==> flow/design.v <==
module signal_pipeline #(
    parameter W = 32,  
    parameter D = 2    
)(
    input wire clk,
    input wire rst,
    input wire [W-1:0] din,
    output wire [W-1:0] dout
);
    generate
        if (D == 0) begin : NO_DELAY
            assign dout = din;
        end else begin : GEN_DELAY
            reg [W-1:0] pipe_reg [0:D-1];
            integer i;
            always @(posedge clk) begin
                if (rst) begin
                    for (i = 0; i < D; i = i + 1) begin
                        pipe_reg[i] <= {W{1'b0}};
                    end
                end else begin
                    pipe_reg[0] <= din;
                    for (i = 1; i < D; i = i + 1) begin
                        pipe_reg[i] <= pipe_reg[i-1];
                    end
                end
            end
            assign dout = pipe_reg[D-1];
        end
    endgenerate
endmodule
### From RTL to reports: signal_pipeline

Tool output for the design above, in the order of the flow.
Line numbers count from 1 in the design file above.
Operators carry their Yosys type and port widths (W data, S select, Z words).
Cell names lack the library's common part.
A cell with - has no value.

* top: signal_pipeline
* clock port: clk
* cell library: sky130hd
* corner: tt_025C_1v80

### Elaborated design

Yosys after proc, flatten, opt, wreduce and memory -nomap, before mapping. Enables and synchronous resets that opt folds into registers are not counted as muxes. Print and check cells are not counted. Equal cells are merged and count once.

* elaborated cells: 2
* flip-flop bits (word level): 64
* output and inout port bits: 32

### Longest topological paths

Yosys ltp: most cells in a row. Word level: on the elaborated netlist, between registers, memories and ports. Mapped: between sequential cells and ports; inverters and the memories' decode and read muxes count.

* depth in word-level cells: 0
* ABC_AREA: 0
* gate-level depth with buffers: 3

### After synthesis

Yosys stat after the flow's synthesis: flattened, memories mapped to cells. It holds for the ABC_AREA given above (unset counts as 0); a run with the other value may have another netlist.
Totals and module areas in this step are rounded.

Cells by type
* dfxtp_1: number 64, total area 1.28E+03 sq um
* nor2b_2: number 60, total area 525.504 sq um
* buf_6: number 5, total area 56.304 sq um
* buf_8: number 2, total area 30.029 sq um
* nor2b_1: number 4, total area 25.024 sq um

* cells in the netlist: 135
* cell area after synthesis: 1920 sq um
* flip-flops: 64
* buffers: 7
* sequential part of the area: 1280 sq um

### Timing after synthesis

Path of least setup slack by OpenSTA after synthesis, without wires, with an ideal clock, recovery checks aside; 20% of the period is set as input and as output delay. Where synthesis merged equal registers, the netlist keeps one of their names.

* path type: input -> register
* from: input rst
* to: register GEN_DELAY.pipe_reg[1][0]
* driving pins on the path: 3
* slack: -0.002 ns
* period: 0.544 ns
* delay of the path: 0.437 ns
* data required time: 0.430 ns
* setup time: 0.114 ns
* data arrival time: 0.432 ns
* input delay: 0.109 ns
* synthesis period reached: 0.546 ns

"delay of the path" is the arrival time less input delay plus setup time.
"driving pins on the path" counts driving pins, that of a launching flip-flop among them; a cell with two outputs on the path counts twice.
"synthesis period reached" = period - worst setup slack (recovery checks aside). The figure is calculated, with input and output delays left at 20% of the set period.

* cells stage by stage: buf_6 > buf_6 > nor2b_2
* cells in the longest elaborated chain: 0

RTL lines, path after synthesis
* start: declaration: RTL line 6 `input wire rst,`
* end: assignment: RTL line 19 `pipe_reg[i] <= {W{1'b0}};`
* end: assignment: RTL line 24 `pipe_reg[i] <= pipe_reg[i-1];`
* end: declaration: RTL line 14 `reg [W-1:0] pipe_reg [0:D-1];`

### Worst path after layout

Path of least setup slack in the final report of run 1 (OpenROAD, finished layout, wires in). Where an end is a register, its clock arrival counts in the times.

* path type: register -> output
* from: register GEN_DELAY.pipe_reg[1][28]
* to: output dout[28]
* driving pins on the path: 2
* data arrival time: 0.75 ns
* period: 0.401 ns
* data required time: 0.32 ns
* slack: -0.43 ns
* external output delay: 0.08 ns

* cells stage by stage: dfxtp_2 > buf_6
* cells in the longest elaborated chain: 0

RTL lines, path post-layout
* start: declaration: RTL line 14 `reg [W-1:0] pipe_reg [0:D-1];`
* start: assignment: RTL line 19 `pipe_reg[i] <= {W{1'b0}};`
* start: assignment: RTL line 24 `pipe_reg[i] <= pipe_reg[i-1];`
* end: declaration: RTL line 8 `output wire [W-1:0] dout`

2 stored runs of signal_pipeline in the flow (synthesis by Yosys, layout by OpenROAD, sky130hd cells), in arbitrary order. Constraints: input delay and output delay 20% of the set period each, output load 0.01 pF.
"reached clock period" = clock period - worst setup slack. The figure is calculated, with input and output delays left at 20% of the set period.
"total power after layout" is the tool's figure for a default switching activity; nothing was simulated.
Values from the reports are rounded here.

### Run 1

==> flow/run.sh <==
#!/bin/bash
# the make line also repeats the synthesis and layout settings of config.mk as NAME=value (left out here)
make -C /OpenROAD-flow-scripts/flow DESIGN_CONFIG=/design/flow/config.mk WORK_HOME=/design/flow/orfs CLKGATE_MAP_FILE= finish
==> flow/config.mk <==
export PLATFORM = sky130hd
export DESIGN_NAME = signal_pipeline
export DESIGN_NICKNAME = signal_pipeline
export VERILOG_FILES = /design/flow/design.v
export SDC_FILE = /design/flow/constraint.sdc
export NUM_CORES = 4
export LEC_CHECK = 0
export CAP_MARGIN = 20
export CORE_MARGIN = 2
export CORE_UTILIZATION = 40
export SLEW_MARGIN = 20
==> flow/constraint.sdc <==
create_clock -name core_clock -period 0.401 [get_ports {clk}]
set_input_delay 0.0802 -clock core_clock [delete_from_list [all_inputs] [get_ports {clk}]]
set_output_delay 0.0802 -clock core_clock [all_outputs]
set_load 0.01 [all_outputs]

Results of run 1:
- Reached clock period: 0.827 ns
- Utilization: 0.652
- Total power after layout: 13.2 mW
- Worst hold slack: -0.014 ns
- Summed negative setup slack: -17.1 ns
- Full die area: 5360 sq um
- Cell area after synthesis: 1920 sq um
- Lowest setup slack: -0.426 ns

### Run 2

==> flow/run.sh <==
#!/bin/bash
# the make line also repeats the synthesis and layout settings of config.mk as NAME=value (left out here)
make -C /OpenROAD-flow-scripts/flow DESIGN_CONFIG=/design/flow/config.mk WORK_HOME=/design/flow/orfs CLKGATE_MAP_FILE= finish
==> flow/config.mk <==
export PLATFORM = sky130hd
export DESIGN_NAME = signal_pipeline
export DESIGN_NICKNAME = signal_pipeline
export VERILOG_FILES = /design/flow/design.v
export SDC_FILE = /design/flow/constraint.sdc
export NUM_CORES = 4
export LEC_CHECK = 0
export CAP_MARGIN = 20
export CELL_PAD_IN_SITES_DETAIL_PLACEMENT = 1
export CELL_PAD_IN_SITES_GLOBAL_PLACEMENT = 0
export CORE_MARGIN = 2
export CORE_UTILIZATION = 27
export CTS_CLUSTER_DIAMETER = 348
export GPL_TIMING_DRIVEN = 0
export MAX_ROUTING_LAYER = met5
export PLACE_DENSITY = 0.76
export SETUP_SLACK_MARGIN = 0.12
export SLEW_MARGIN = 20
==> flow/constraint.sdc <==
create_clock -name core_clock -period 0.497 [get_ports {clk}]
set_input_delay 0.0994 -clock core_clock [delete_from_list [all_inputs] [get_ports {clk}]]
set_output_delay 0.0994 -clock core_clock [all_outputs]
set_load 0.01 [all_outputs]

Results of run 2:
- Lowest setup slack: -0.368 ns
- Utilization: 0.452
- Reached clock period: 0.865 ns
- Cell area after synthesis: 1920 sq um
- Total power after layout: 11.0 mW
- Worst hold slack: -0.021 ns
- Full die area: 7790 sq um
- Summed negative setup slack: -12.0 ns
